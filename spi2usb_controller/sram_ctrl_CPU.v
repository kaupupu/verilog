==> flow/design.v <==
`timescale 1 ps/1 ps
module sram_ctrl_CPU(
    input CS,
    input sram_wr_start,
    input [63:0]wdata,
    input wr_8byte_done,
    input sram_rd_start,
    input rd_8byte_done,
    input cpu_clk,
    input rstb,
    output CEN,
    output [7:0] WEN,
    output [16:0]A, 
    output [63:0]D, 
    input  [63:0]Q,  
    input ready,  
    input [7:0]wr_start_addr_HS,
    input [7:0]wr_start_addr_H, 
    input [7:0]wr_start_addr_L, 
    input [7:0]rd_start_addr_HS, 
    input [7:0]rd_start_addr_H, 
    input [7:0]rd_start_addr_L,
    output reg[63:0]rdata_cpu_sram 
);
reg sync_sram_wr_start_ff1;
reg sync_sram_wr_start_ff2;
reg sync_sram_wr_start_ff3; 
reg sync_wr_8byte_done_ff1;
reg sync_wr_8byte_done_ff2;
reg sync_wr_8byte_done_ff3; 
reg sync_sram_rd_start_ff1;
reg sync_sram_rd_start_ff2;
reg sync_sram_rd_start_ff3; 
reg sync_rd_8byte_done_ff1;
reg sync_rd_8byte_done_ff2;
reg sync_rd_8byte_done_ff3; 
reg wr_pulse_A;
reg wr_pulse_B;
wire wr_pulse;
reg rd_pulse_A;
reg rd_pulse_B;
reg rd_pulse_C; 
wire rd_pulse;
reg [13:0] wen_cnt; 
reg [16:0] A_temp_wr;
reg [16:0] A_temp_rd;
wire [16:0] A_wr_start;
wire [16:0] A_rd_start;
reg A_wr_keep; 
reg A_rd_keep;
reg [4:0]era_sram_rd_start_cnt;
always @(posedge cpu_clk or negedge rstb)begin
    if(rstb==0)
         era_sram_rd_start_cnt <=0;
    else if (CS==1)
         era_sram_rd_start_cnt <=0;
    else if (CS==0)
         era_sram_rd_start_cnt <= era_sram_rd_start_cnt+1;
end
always @(posedge cpu_clk or negedge rstb)begin
    if(rstb==0)
         sync_sram_wr_start_ff1 <=0;
    else
         sync_sram_wr_start_ff1 <= sram_wr_start;
end
always @(posedge cpu_clk or negedge rstb)begin
    if(rstb==0)
         sync_sram_wr_start_ff2 <=0;
    else
         sync_sram_wr_start_ff2 <= sync_sram_wr_start_ff1;
end
always @(posedge cpu_clk or negedge rstb)begin
    if(rstb==0)
         sync_sram_wr_start_ff3 <=0;
    else
         sync_sram_wr_start_ff3 <= sync_sram_wr_start_ff2;
end
always @(posedge cpu_clk or negedge rstb)begin
    if(rstb==0)
         sync_wr_8byte_done_ff1 <=0;
    else 
         sync_wr_8byte_done_ff1 <= wr_8byte_done;
end
always @(posedge cpu_clk or negedge rstb)begin
    if(rstb==0)
         sync_wr_8byte_done_ff2 <=0;
    else
         sync_wr_8byte_done_ff2 <= sync_wr_8byte_done_ff1;
end
always @(posedge cpu_clk or negedge rstb)begin
    if(rstb==0)
         sync_wr_8byte_done_ff3 <=0;
    else
         sync_wr_8byte_done_ff3 <= sync_wr_8byte_done_ff2;
end
always @(posedge cpu_clk or negedge rstb)begin
    if(rstb==0)
         sync_sram_rd_start_ff1 <=0;
    else if (era_sram_rd_start_cnt>3) 
         sync_sram_rd_start_ff1 <= sram_rd_start;
end
always @(posedge cpu_clk or negedge rstb)begin
    if(rstb==0)
         sync_sram_rd_start_ff2 <=0;
    else
         sync_sram_rd_start_ff2 <= sync_sram_rd_start_ff1;
end
always @(posedge cpu_clk or negedge rstb)begin
    if(rstb==0)
         sync_sram_rd_start_ff3 <=0;
    else
         sync_sram_rd_start_ff3 <= sync_sram_rd_start_ff2;
end
always @(posedge cpu_clk or negedge rstb)begin
    if(rstb==0)
         sync_rd_8byte_done_ff1 <=0;
    else
         sync_rd_8byte_done_ff1 <= rd_8byte_done;
end
always @(posedge cpu_clk or negedge rstb)begin
    if(rstb==0)
         sync_rd_8byte_done_ff2 <=0;
    else
         sync_rd_8byte_done_ff2 <= sync_rd_8byte_done_ff1;
end
always @(posedge cpu_clk or negedge rstb)begin
    if(rstb==0)
         sync_rd_8byte_done_ff3 <=0;
    else
         sync_rd_8byte_done_ff3 <= sync_rd_8byte_done_ff2;
end
always @(*)begin
    if (sync_wr_8byte_done_ff2 ==1 && sync_wr_8byte_done_ff3==0)
        wr_pulse_A =1;
    else
        wr_pulse_A =0;
end
always @(posedge cpu_clk or negedge rstb)begin
    if(rstb==0)
        wr_pulse_B <= 0;
    else if (ready == 0 && wr_pulse ==1) 
        wr_pulse_B <= 1; 
    else if (ready == 1)
        wr_pulse_B <= 0; 
end
assign wr_pulse = wr_pulse_A | wr_pulse_B;
always @(*)begin
    if ((sync_sram_rd_start_ff2 ==1 && sync_sram_rd_start_ff3 ==0) || (sync_rd_8byte_done_ff2 ==0 &&sync_rd_8byte_done_ff3 ==1))
        rd_pulse_A =1;
    else
        rd_pulse_A =0;
end
always @(posedge cpu_clk or negedge rstb)begin
    if(rstb==0)
        rd_pulse_B <= 0;
    else if (ready == 0 && rd_pulse ==1) 
        rd_pulse_B <= 1; 
    else if (ready == 1)
        rd_pulse_B <= 0;
end
assign rd_pulse = rd_pulse_A | rd_pulse_B;
assign CEN = (wr_pulse | rd_pulse) ? 1'b0 : 1'b1;  
assign WEN = wr_pulse==1'b1 ?  8'h00: 
             rd_pulse==1'b1 ?  8'hff: 8'hff;
assign A_wr_start = {{wr_start_addr_HS[0]},{wr_start_addr_H},{wr_start_addr_L}};
assign A_rd_start = {{rd_start_addr_HS[0]},{rd_start_addr_H},{rd_start_addr_L}};
always @(posedge cpu_clk or negedge rstb)begin
    if(rstb==0)begin
            wen_cnt <= 0;
    end else begin
            if(CS==1)begin
                wen_cnt <= 0;
            end else if(CEN==0 && rd_pulse_B==1)begin
                wen_cnt <= wen_cnt +1;
            end
    end
end
always @(posedge cpu_clk or negedge rstb)begin
    if(rstb==0)begin
        A_wr_keep <= 0;
    end else if (sync_sram_wr_start_ff3 ==1) begin
        A_wr_keep <= 1;
    end
end
always @(posedge cpu_clk or negedge rstb)begin
    if(rstb==0)begin
            A_temp_wr <= 0;
    end else begin
        if (A_wr_start!=1'b0 && wen_cnt==14'b0 && wr_pulse==1'b0 && A_wr_keep==1'b0 )begin 
            A_temp_wr <= A_wr_start;
        end else if (wr_pulse && ready==1)begin 
            A_temp_wr <= A_temp_wr + 8;
        end
    end
end
always @(posedge cpu_clk or negedge rstb)begin
    if(rstb==0)begin
        A_rd_keep <= 0;
    end else if (sync_sram_rd_start_ff3 ==1) begin
        A_rd_keep <= 1;
    end
end
always @(posedge cpu_clk or negedge rstb)begin
    if(rstb==0)begin
            A_temp_rd <= 0;
    end else begin
        if (A_rd_start!=1'b0 && wen_cnt==14'b0 && rd_pulse==1'b0 && A_rd_keep==1'b0 )begin 
            A_temp_rd <= A_rd_start;
        end else if (rd_pulse_B==1'b1 && ready==1)begin 
            A_temp_rd <= A_temp_rd + 8;
        end
    end
end
assign A = (wr_pulse) ? A_temp_wr : 
           (rd_pulse) ? A_temp_rd   : 20'h0; 
assign D = wr_pulse ? wdata : 0;
always @(posedge cpu_clk or negedge rstb)begin
    if(rstb==0)
         rd_pulse_C <=0;
    else
         rd_pulse_C <= rd_pulse_B ;
end
always @(posedge cpu_clk or negedge rstb)begin
    if(rstb==0)begin
            rdata_cpu_sram  <= 0;
    end else begin
        if (rd_pulse_C == 1)
            rdata_cpu_sram  <= Q;
    end
end
endmodule
# Tool chain data of sram_ctrl_CPU
# Tool output for the design above, in the order of the flow.
# Line numbers count from 1 in the design file above.
# Library cell names are shortened.
# Not given: -
# setup
top	sram_ctrl_CPU
clock	cpu_clk
cell_library	sky130hd
pvt_corner	tt_025C_1v80

# Word level
# Source: Yosys, flattened and elaborated, memories not mapped. Widths are those after wreduce. Registers that Yosys merges into a memory's read port (data or address) are not register bits. Print and check cells do not count. Equal cells are merged and count once.
# bits
reg_bits	134
latch_bits	0
mem_bits_rw	0
mem_bits_ro	0
clocked_rd_ports_x_width	0
mem_count	0
inputBits	184
out_inout_bits	154
elab_cells	78
# classes
add_sub_neg	4
n_mul	0
n_div	0
compare	1
eq_ne	0
n_shift	0
n_mux	17
n_logic	11
reduce_and_logical	23
# op_table
cell	n
two-way mux 17 bit	6
two-way mux 64 bit	1
adder 17 x 4 -> 17 bit (second input constant)	2
nonzero test 17 bit	2
two-way mux 14 bit	2
logical AND 1 bit	14
adder 14 x 1 -> 14 bit (second input constant)	1
zero test 14 bit	1
nonzero test 2 bit	5
NOT 1 bit	8
two-way mux 8 bit	1
two-way mux 1 bit	6
adder 5 x 1 -> 5 bit (second input constant)	1
greater-than comparator 5 x 2 -> 1 bit (second input constant)	1
two-way mux 5 bit	1
OR 1 bit	3
logical OR 1 bit	1

# Logic depth
# Depth = most cells in a row (Yosys ltp): at word level without a register or memory, in the mapped netlist without a sequential cell, where the memories' decode and read muxes count.
# logic_depth
word_depth	9
ABC_AREA	0
depth_mapped	9
depth_no_buf	7

# After synthesis
# Source: synth_stat.txt of the flow (Yosys; design flattened, memories mapped). It holds for the ABC_AREA given above (unset counts as 0); a run with the other value may have another netlist.
# types
cell	n	type_area_um2
dfrtp_1	134	3.35E+03
mux2_2	71	799.517
and2_1	68	425.408
nand2_1	71	266.506
xor2_1	17	148.893
xnor2_1	16	140.134
nor2_1	37	138.883
o21ai_0	25	125.12
a221o_1	12	120.115
clkbuf_1	29	108.854
nand3_1	18	90.086
ha_1	5	62.56
buf_4	7	52.55
nand4_1	8	50.048
nor4_1	8	50.048
nor3_1	9	45.043
and3_1	7	43.792
nand2b_1	6	37.536
# Not listed: further types 26, cells in them 53.
# synth_totals
cells	601
yosys_area_um2	6431.2
flip_flops	134

# Path before layout
# Source: OpenSTA report_checks on the synthesized netlist (no wires, ideal clock, input and output delay 20% of the period each), path of least setup slack; recovery checks are left aside. Register names are those of the netlist, which keeps one name where synthesis merged equal registers.
# synth_path
kind	reg2out
startpoint	register sync_wr_8byte_done_ff2
endpoint	output port A[10]
clock_period_ns	4.31
out_delay_ns	0.862
launch_ns	0.000
arrival_ns	1.906
t_required_ns	3.448
setup_slack_ns	1.542
path_delay_ns	1.906
stages	8
n_path_buf	2
synth_period_reached_ns	2.768
# "path_delay_ns" is the arrival time less input delay plus setup time.
# A path that ends at an output port has no setup time.
# "stages" counts driving pins, that of a launching flip-flop among them; a cell with two outputs on the path counts twice.
# "synth_period_reached_ns" = period - worst setup slack (recovery checks aside). The figure is calculated, with input and output delays left at 20% of the set period.
# Between the ends stands the longest chain of elaborated cells between them, by number of cells; it is not shown to be the way that was timed. Of several equally long chains one is given.
# A line is the first line of the expression or statement that the cell stems from. Yosys adds cells for indexed reads and writes and turns some case tables into memories.
# synth_via
path_cell_list	dfrtp_1 > nor2b_1 > or2_2 > clkbuf_1 > inv_1 > clkbuf_1 > nand2_1 > o21ai_0
elab_chain_len	4
cone_cells	4
lines_between	3
cone_classes	mux: 2; logic: 1; reduce/logical: 1
# synth_rtl
item	line	source
start: declaration	29	reg sync_wr_8byte_done_ff2;
start: assignment	86	sync_wr_8byte_done_ff2 <=0;
start: assignment	88	sync_wr_8byte_done_ff2 <= sync_wr_8byte_done_ff1;
logical AND 1 bit	133	if (sync_wr_8byte_done_ff2 ==1 && sync_wr_8byte_done_ff3==0)
two-way mux 1 bit	133
OR 1 bit	146	assign wr_pulse = wr_pulse_A | wr_pulse_B;
two-way mux 17 bit	214	assign A = (wr_pulse) ? A_temp_wr :
end: declaration	13	output [16:0]A,
# Nets of the timed path that keep an RTL name, with a line that drives or declares them; the list need not be complete.
# synth_nets
net	line	source
WEN[0]	163	assign WEN = wr_pulse==1'b1 ?  8'h00:

# Timing after layout
# Path of least setup slack in the final report of run 1 (OpenROAD, finished layout, wires in). Where an end is a register, its clock arrival counts in the times.
# layout_path
kind	reg2reg
startpoint	register sync_wr_8byte_done_ff2
endpoint	register A_temp_wr[5]
clock_period_ns	1.71
setup_time_ns	0.12
launch_ns	0.42
arrival_ns	2.52
t_required_ns	2.02
setup_slack_ns	-0.50
stages	11
n_path_buf	5
# Between the ends stands the longest chain of elaborated cells between them, by number of cells; it is not shown to be the way that was timed. Of several equally long chains one is given.
# A register here has more assigning lines than the two given.
# layout_via
path_cell_list	dfrtp_1 > nor2b_4 > or2_4 > buf_12 > buf_8 > buf_6 > buf_12 > a2111oi_4 > nor2_1 > buf_4 > a221o_1
elab_chain_len	7
cone_cells	10
lines_between	4
cone_classes	mux: 3; logic: 2; reduce/logical: 5
# layout_rtl
item	line	source
start: declaration	29	reg sync_wr_8byte_done_ff2;
start: assignment	86	sync_wr_8byte_done_ff2 <=0;
start: assignment	88	sync_wr_8byte_done_ff2 <= sync_wr_8byte_done_ff1;
logical AND 1 bit	133	if (sync_wr_8byte_done_ff2 ==1 && sync_wr_8byte_done_ff3==0)
two-way mux 1 bit	133
OR 1 bit	146	assign wr_pulse = wr_pulse_A | wr_pulse_B;
NOT 1 bit	189	if (A_wr_start!=1'b0 && wen_cnt==14'b0 && wr_pulse==1'b0 && A_wr_keep==1'b0 )begin
logical AND 1 bit x2	189
two-way mux 17 bit	189
end: assignment	190	A_temp_wr <= A_wr_start;
end: assignment	192	A_temp_wr <= A_temp_wr + 8;
end: declaration	45	reg [16:0] A_temp_wr;

# sram_ctrl_CPU through Yosys and OpenROAD on sky130hd: 2 stored runs, unordered, with their settings and measured results. The constraints put input and output delay at 20% of the set period each and load the outputs with 0.01 pF.
# "achieved_clock_period_ns" is the run's clock period less its worst setup slack. It is reckoned from that one timing run; input and output delays stay at 20% of the period that was set.
# "worst_path_time_ns" is the time allowed to the run's worst setup path (the clock period less input and output delay, where it has them) less its slack. Clock arrival times count: a late capture clock shortens it, a late launch clock lengthens it.
# "fin_power_w" rests on the timing tool's default activity at the inputs, not on a simulated workload.
# Settings: -- = not set for that run.
run	period_ns	CORE_UTILIZATION	PLACE_DENSITY	CORE_ASPECT_RATIO	CORE_MARGIN	CELL_PAD_IN_SITES_DETAIL_PLACEMENT	CAP_MARGIN	MIN_ROUTING_LAYER	SLEW_MARGIN	CTS_CLUSTER_DIAMETER	synth_chip_area_um2	die_um2	final_cell_area_um2	layout_utilization_frac	timing.setup.ws_ns	tns_setup_ns	fin_power_w	achieved_clock_period_ns	worst_path_time_ns	timing.worst_path_kind
run 1	1.71	18	0.53	1.31	9	0	35	met2	20	--	6431.2	42919.1	12243.0	0.35	-0.497	-46.623	0.014122	2.207	2.21	reg2reg
run 2	2.42	36	0.47	--	2	--	20	met1	25	40	6431.2	18948.9	10709.0	0.617	0.022	0.000	0.009393	2.398	1.91	reg2out
