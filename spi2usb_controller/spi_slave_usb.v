==> flow/design.v <==
`timescale 1 ps/1 ps
module spi_slave_usb
  ( input             spiclk,    
    input             CS,
    input             SI,    
    output            SO,    
    input             rst,   
    output reg [7:0]  status3_pullup,  
    input [7:0]       status_reg3,
    input [7:0]       status3_clr_tog,
    output reg [7:0] vendor_cmd_buf0,  
    output reg [7:0] vendor_cmd_buf1,  
    output reg [7:0] vendor_cmd_buf2,  
    output reg [7:0] vendor_cmd_buf3,  
    output reg [7:0] vendor_cmd_buf4,  
    output reg [7:0] vendor_cmd_buf5,  
    output reg [7:0] vendor_cmd_buf6,  
    output reg [7:0] vendor_cmd_buf7,  
    output reg [7:0] vendor_cmd_buf8,  
    output reg [7:0] vendor_cmd_buf9,  
    output reg [7:0] vendor_cmd_buf10,  
    output reg [7:0] vendor_cmd_buf11,  
    output reg [7:0] vendor_cmd_buf12,  
    output [63:0] wdata, 
    output sram_wr_start,  
    output reg wr_8byte_done,
    input [63:0] rdata,  
    output sram_rd_start,
    output reg rd_8byte_done,  
    input [7:0] reg_status0,
    input [7:0] reg_status1,
    input [7:0] reg_status2
    );
parameter cnt_bit = 16;  
parameter cnt_byte = 13;  
reg [7:0] SI_shift;  
reg [7:0] SI_buf;
reg SO_o1;  
reg [7:0] SO_buf;
reg [cnt_bit :0] Bit; 
reg [cnt_bit :0] SI_bit_cnt; 
reg [cnt_byte:0] SI_byte_cnt; 
reg [2:0]state; 
reg [2:0]state_next; 
localparam IDLE                 =3'b000;    
localparam READ_CMD             =3'b001; 
localparam STATUS_READ          =3'b010; 
localparam VENDOR_CMD_WRITE     =3'b011;
localparam DATA_WRITE           =3'b100;
localparam DATA_READ            =3'b101;
reg byte_done;  
reg [7:0] cmd_bus; 
reg tran_end;
reg err_cmd;
wire status_rd_mode;
reg [63:0] data;  
wire vendor_wr_mode;
reg [15:0] data_len;  
reg [cnt_byte:0]total_data_bytelen; 
reg [2:0]sram_data_8bit_cnt; 
reg [2:0]sram_data_8byte_cnt; 
reg sram_8byte_done;
reg rd_byte_done;
reg [63:0]data_temp;
reg rd_cmd_end;
assign SO =( (CS==0) && (status_rd_mode==1 || sram_rd_start==1) )? SO_o1 : 1'b0;
always @(posedge spiclk or negedge rst)begin
    if (~rst)begin
        SI_shift <= 8'b0;
    end else begin
            if(CS)
                    SI_shift <= 8'b0;
            else 
                    SI_shift <= {SI_shift[6:0],SI};
        end
end
always @(posedge spiclk or negedge rst)begin
    if (~rst)begin
         SI_bit_cnt  <= 0;
         SI_byte_cnt <= 0;
         SI_buf <=0;
    end else if (CS ==0 )begin
        if (SI_bit_cnt==7)begin
            SI_bit_cnt <= 0;
            if (tran_end==1 || err_cmd==1)begin
                SI_byte_cnt <= 0;
            end else begin
                SI_byte_cnt <= SI_byte_cnt+1;
                SI_buf <=  {SI_shift[6:0],SI};  
            end
        end else begin
            SI_bit_cnt <= SI_bit_cnt+1;
        end
    end
end
always @(posedge spiclk or negedge rst)begin
    if (~rst)
        Bit <= 0;
    else if (tran_end==1 || err_cmd==1) 
        Bit <= 0;
    else if (CS==0)
        Bit <= Bit +1;
end
always @(posedge spiclk or negedge rst)begin
    if (~rst)begin
        cmd_bus <= 8'hff; 
    end else if (Bit == 0)begin  
            cmd_bus <= 8'hff;  
    end else if (Bit == 7 )begin  
            cmd_bus <= {SI_shift[6:0],SI};
    end
end
always @(posedge spiclk or negedge rst)begin
    if (~rst)begin
        state <= IDLE;
    end else begin
        state <= state_next;
    end
end
always @(*)begin  
tran_end =0;
err_cmd =0;
    case(state)
        IDLE:begin
                        if (CS==0)begin
                state_next = READ_CMD;
            end
            else begin
                state_next = IDLE;
            end
        end
                READ_CMD:begin
                        if(Bit==7 && ~SI_shift[3:1]==3'b0)begin
                            err_cmd = 1;
                        end
                        if(Bit==8)begin
                            case(cmd_bus)  
                                8'h00:begin 
                                            state_next = STATUS_READ; 
                                            end
                                8'h10:begin 
                                            state_next = VENDOR_CMD_WRITE; 
                                            end
                                8'h20:begin 
                                            state_next = DATA_WRITE; 
                                            end
                                8'h30:begin 
                                            state_next = DATA_READ; 
                                            end
                                default:begin
                                        state_next = IDLE;
                                        end
                            endcase
                        end
                        else begin
                            state_next = READ_CMD;
                        end
        end      
                STATUS_READ:begin
                        if(Bit==15'h27)begin 
                state_next = IDLE;
                tran_end = 1;
            end else begin               
                state_next = STATUS_READ;
            end
        end
                VENDOR_CMD_WRITE:begin
                        if(Bit==15'h6f)begin  
                state_next = IDLE;
                tran_end = 1;
                        end else begin
                state_next = VENDOR_CMD_WRITE;
            end
        end
                DATA_WRITE:begin  
                        if(SI_byte_cnt == total_data_bytelen && SI_bit_cnt ==7)begin 
                state_next = IDLE;
                tran_end = 1;
            end else begin
                state_next = DATA_WRITE;
            end
        end
        DATA_READ:begin  
                        if(SI_byte_cnt == total_data_bytelen && SI_bit_cnt ==7)begin 
                state_next = IDLE;
                tran_end = 1;
            end else begin 
                state_next = DATA_READ;
            end
        end
        default:begin
                state_next = IDLE;
              end
    endcase
end
assign status_rd_mode = (CS==0 && cmd_bus == 8'h00 )? 1'b1 : 1'b0;
assign vendor_wr_mode = (CS==0 && cmd_bus == 8'h10 )? 1'b1 : 1'b0;
assign sram_wr_start = (CS==0 && cmd_bus == 8'h20 )? 1'b1 : 1'b0;
assign sram_rd_start = (CS==0 && cmd_bus == 8'h30 )? 1'b1 : 1'b0;  
always @(negedge spiclk or negedge rst)begin  
   if (~rst)begin
        SO_o1 <= 0;
   end else begin
        if (status_rd_mode==1 || (sram_rd_start==1 && SI_byte_cnt>2) )  
           SO_o1 <= SO_buf[7-SI_bit_cnt]; 
        else
           SO_o1 <= 0;
   end
end
always @(posedge spiclk or negedge rst)begin 
   if (~rst)begin
        status3_pullup <= 1'b0;
   end else if (vendor_wr_mode==1'b1 && SI_byte_cnt<2)begin
        status3_pullup[0] <= 1'b1;
   end else if (sram_wr_start==1'b1 && SI_byte_cnt<2)begin
        status3_pullup[2] <= 1'b1;
   end else if (sram_rd_start==1'b1 && SI_byte_cnt<2)begin
        status3_pullup[1] <= 1'b1;
   end else begin
        status3_pullup <= 1'b0;
   end
end
always @(posedge spiclk or negedge rst)begin
    if (~rst)begin
         byte_done <=0;
    end else begin
            if (SI_bit_cnt ==6)begin
                byte_done <=1;
            end else begin
                byte_done <=0;
            end
    end
end
always @(posedge spiclk or negedge rst)begin
    if (~rst)begin
        vendor_cmd_buf0 <= 8'hf3;
        vendor_cmd_buf1 <= 8'hf4;
        vendor_cmd_buf2 <= 8'hf5;
        vendor_cmd_buf3 <= 8'hf6;
        vendor_cmd_buf4 <= 8'hf7;
        vendor_cmd_buf5 <= 8'hf8;
        vendor_cmd_buf6 <= 8'hf9;
        vendor_cmd_buf7 <= 8'hfa;
        vendor_cmd_buf8 <= 8'hfb;
        vendor_cmd_buf9 <= 8'hfc;
        vendor_cmd_buf10<= 8'hfd;
        vendor_cmd_buf11<= 8'hfe;
        vendor_cmd_buf12<= 8'hff;
    end else if (vendor_wr_mode==1)begin
        case(SI_byte_cnt[3:0])
            4'b0010: begin
                        vendor_cmd_buf0 <= SI_buf; 
                     end
            4'b0011: vendor_cmd_buf1 <= SI_buf;
            4'b0100: vendor_cmd_buf2 <= SI_buf;
            4'b0101: vendor_cmd_buf3 <= SI_buf;
            4'b0110: vendor_cmd_buf4 <= SI_buf;
            4'b0111: vendor_cmd_buf5 <= SI_buf;
            4'b1000: vendor_cmd_buf6 <= SI_buf;
            4'b1001: vendor_cmd_buf7 <= SI_buf;
            4'b1010: vendor_cmd_buf8 <= SI_buf;
            4'b1011: vendor_cmd_buf9 <= SI_buf;
            4'b1100: vendor_cmd_buf10 <= SI_buf;
            4'b1101: begin vendor_cmd_buf11 <= SI_buf; 
                        if (SI_bit_cnt==7)begin
                            vendor_cmd_buf12 <= {SI_shift[6:0],SI}; 
                        end
                     end
        endcase
    end 
end
always @(posedge spiclk or negedge rst)begin
    if (~rst)begin
        data_len <= 16'h0003;  
    end else if (sram_wr_start==1 || sram_rd_start==1)begin    
        if (SI_byte_cnt==2)
            data_len[15:8] <= SI_buf;
        else if (SI_byte_cnt==3)
            data_len[7:0] <= SI_buf;
    end
end
always @(posedge spiclk or negedge rst)begin
    if (~rst)begin
        total_data_bytelen <= 0;  
    end else if (sram_wr_start==1 ||  sram_rd_start==1)begin
        if (SI_byte_cnt < 3)
            total_data_bytelen <= data_len  + 3; 
        else
            total_data_bytelen <= data_len  + 2; 
    end
end
always @(posedge spiclk or negedge rst)begin  
    if (~rst)begin
        sram_data_8bit_cnt <= 0;
        sram_data_8byte_cnt <= 0;
        sram_8byte_done <= 0;
    end 
    else if (sram_wr_start==1 || sram_rd_start==1)begin  
        if (SI_byte_cnt >=3 ) begin
            sram_data_8bit_cnt <= sram_data_8bit_cnt +1;
            sram_8byte_done <= 0;
            if (sram_data_8bit_cnt ==7)begin
                sram_data_8bit_cnt <=0;
                sram_data_8byte_cnt <= sram_data_8byte_cnt+1;
                if(sram_data_8byte_cnt==7)begin
                    sram_data_8byte_cnt <= 0;
                    sram_8byte_done <= 1;
                end
            end
        end    
    end
end
always @(posedge spiclk or negedge rst)begin
    if (~rst)begin
        wr_8byte_done <= 0;
    end 
    else if(sram_wr_start==1 && SI_byte_cnt > 4 && ((sram_data_8byte_cnt==7 && sram_data_8bit_cnt > 6) || (sram_data_8byte_cnt==0 && sram_data_8bit_cnt < 2)) )begin 
        wr_8byte_done <= 1; 
    end 
    else begin
        wr_8byte_done <= 0;
    end
end
always @(posedge spiclk or negedge rst)begin
    if (~rst)begin
        rd_byte_done <= 0;
        rd_8byte_done <= 0;
    end else if (sram_rd_start==1 && SI_byte_cnt >= 2)begin  
            if (SI_bit_cnt ==6)begin
                rd_byte_done <=1;  
            end 
            else if (sram_rd_start==1 && sram_data_8byte_cnt==6 && sram_data_8bit_cnt<2 && SI_byte_cnt < data_len)begin  
                rd_8byte_done <= 1;
            end
            else begin
                rd_byte_done <=0;
                rd_8byte_done <= 0;
            end
    end
end
always @(posedge spiclk or negedge rst)begin
    if (~rst)begin
        data <= 0;
        data_temp <= 0;
        SO_buf <=0;
    end else if (sram_wr_start==1 && SI_byte_cnt >=3 && SI_bit_cnt==7)begin  
            data <= { {SI_shift[6:0]}, SI, {data[63:8]} };
    end else if (Bit==7)begin
            SO_buf <= reg_status0;  
    end else if (status_rd_mode==1 && byte_done)begin
         case(SI_byte_cnt[2:0])  
             3'b001: SO_buf <= reg_status1;
             3'b010: SO_buf <= reg_status2;
             3'b011: SO_buf <= status_reg3;
             default: SO_buf <= 0;
         endcase
    end else if (sram_rd_start==1)begin 
        if ( (SI_byte_cnt == 2 && SI_bit_cnt ==6) || (sram_data_8byte_cnt==7 && sram_data_8bit_cnt==6 ) )begin 
            data_temp <= rdata;
        end
        else if (SI_byte_cnt >= 2 && rd_byte_done==1 )begin
            SO_buf <= data_temp[8:0];
            data_temp <= data_temp >> 8;
        end
    end
end
assign wdata = data;
endmodule
## Step by step through the tools: spi_slave_usb

What the tools print for spi_slave_usb, step after step.
Lines are those of the file above, counted from 1.
Cell names lack the library's common part.
A cell with -- has no value.

| inputs | value |
|---|---|
| top module | spi_slave_usb |
| clock input | spiclk |
| cell library | sky130hd |
| corner | tt_025C_1v80 |

## Word level

Yosys after proc, flatten, opt, wreduce and memory -nomap, before mapping. Memory bits, and registers merged into a memory's read port (data or address), are not among the register bits. Print and check cells are not counted. Equal cells are merged and count once.

| cells by class | value |
|---|---|
| mux-type cells | 48 |
| reductions and logical operators | 67 |
| shift-type cells | 1 |
| $lt $le $gt $ge | 9 |
| bitwise logic cells | 10 |
| eq/ne operators | 42 |
| add/subtract/negate cells | 8 |

Operators by type and width:

| cell | count |
|---|---|
| 2-to-1 mux 64 bit | 2 |
| 2-to-1 mux 8 bit | 7 |
| equality test 17 x 3 -> 1 bit (second input constant) | 3 |
| 2-to-1 mux 17 bit | 3 |
| AND reduction 2 bit | 20 |
| adder 17 x 1 -> 17 bit (second input constant) | 2 |
| adder 14 x 2 -> 14 bit (second input constant) | 2 |
| greater-or-equal comparator 14 x 2 -> 1 bit (second input constant) | 2 |
| < comparator 14 x 2 -> 1 bit (second input constant) | 2 |
| equality test 14 x 2 -> 1 bit (second input constant) | 2 |
| 2-to-1 mux 14 bit | 2 |
| logical AND 1 bit | 25 |
| equality test 4 bit (second input constant) | 6 |
| case mux 8 bit (select 3 bit) | 1 |
| 2-to-1 mux 1 bit | 22 |
| subtractor 3 x 17 -> 18 bit (first input constant) | 1 |
| equality test 3 bit (second input constant) | 6 |
| indexed select 8 x 18 -> 1 bit | 1 |
| case mux 3 bit (select 6 bit) | 1 |
| equality test 17 x 4 -> 1 bit (second input constant) | 1 |
| equality test 17 x 6 -> 1 bit (second input constant) | 1 |
| equality test 17 x 7 -> 1 bit (second input constant) | 1 |
| zero test 17 bit | 1 |
| < comparator 14 x 16 -> 1 bit | 1 |
| equality test 4 x 3 -> 1 bit (second input constant) | 4 |
| equality test 8 x 6 -> 1 bit (second input constant) | 2 |
| 2-to-1 mux 3 bit | 5 |
| adder 14 x 1 -> 14 bit (second input constant) | 1 |

Not listed: further kinds 28, cells in them 58.

| bit counts | value |
|---|---|
| bits in registers | 358 |
| cells after elaboration | 221 |

## Logic depth

Depth = most cells in a row (Yosys ltp): at word level without a register or memory, in the mapped netlist without a sequential cell, where the memories' decode and read muxes count.

| logic depth | value |
|---|---|
| word-level depth | 8 |
| ABC_AREA | 1 |
| gate-level depth with buffers | 14 |
| mapped depth without buffers | 13 |

## Mapped cells and area

The flow's flattened synthesis, as Yosys stat reports it; memories are mapped. The netlist is that of the ABC_AREA named above (0 if unset); the other value can give another one.
Totals and module areas in this step are rounded.

Cells by type:

| cell type | count | area in all (um^2) |
|---|---|---|
| dfrtp_1 | 267 | 6.68E+03 |
| dfstp_2 | 93 | 2.44E+03 |
| nand2_1 | 569 | 2.14E+03 |
| o21ai_0 | 289 | 1.45E+03 |
| inv_1 | 256 | 960.922 |
| nor2_1 | 128 | 480.461 |
| nand3_1 | 94 | 470.451 |
| ha_1 | 35 | 437.92 |
| xor2_1 | 35 | 306.544 |
| nand4_1 | 39 | 243.984 |
| o21ai_1 | 40 | 200.192 |
| buf_2 | 32 | 160.154 |
| nor3_1 | 26 | 130.125 |
| buf_4 | 16 | 120.115 |
| clkbuf_1 | 28 | 105.101 |
| a21oi_1 | 20 | 100.096 |
| a31oi_1 | 16 | 100.096 |
| buf_6 | 8 | 90.086 |

Other cell types: 35; their cells: 102.

| synthesis totals | value |
|---|---|
| flip-flop cells | 361 |
| sequential area | 9150 um^2 |
| mapped area | 17400 um^2 |
| standard cells after synthesis | 2093 |
| buffers | 88 |

Hand-over note for spi_slave_usb

Stored flow runs of spi_slave_usb (2 of them; Yosys, OpenROAD, sky130hd). They differ in their settings and are not a sequence. Constraints: input delay and output delay 20% of the set period each, output load 0.01 pF.
"total power of the final layout": no workload was simulated; the value follows from the tool's default switching activity.
The measured numbers are rounded.

#### Entry A

| setting | value |
|---|---|
| period_ns | `6.13` |
| CORE_UTILIZATION | `65` |
| CORE_ASPECT_RATIO | `0.97` |
| CELL_PAD_IN_SITES_GLOBAL_PLACEMENT | `1` |
| TNS_END_PERCENT | `25` |
| ABC_AREA | `1` |
| GPL_ROUTABILITY_DRIVEN | `0` |
| CTS_CLUSTER_SIZE | `10` |
| CAP_MARGIN | `40` |
| CORE_MARGIN | `2` |
| SLEW_MARGIN | `20` |

Did not finish, placement stopped with GPL-0301.

#### Entry B

| setting | value |
|---|---|
| period_ns | `2.61` |
| CORE_UTILIZATION | `31` |
| PLACE_DENSITY_LB_ADDON | `0.07` |
| CORE_MARGIN | `2` |
| CELL_PAD_IN_SITES_GLOBAL_PLACEMENT | `2` |
| CTS_CLUSTER_DIAMETER | `169` |
| CAP_MARGIN | `25` |
| MIN_ROUTING_LAYER | `met2` |
| MAX_ROUTING_LAYER | `met5` |
| SLEW_MARGIN | `20` |

| result | value |
|---|---|
| chip area in the Yosys report | 16800 um^2 |
| full die area | 56000 um^2 |
| standard-cell area after routing | 25100 um^2 |
| post-route utilization | 0.467 |
| setup slack of the worst path | -0.537 ns |
| post-route setup TNS | -4.58 ns |
| total power of the final layout | 0.016 W |

End of note.
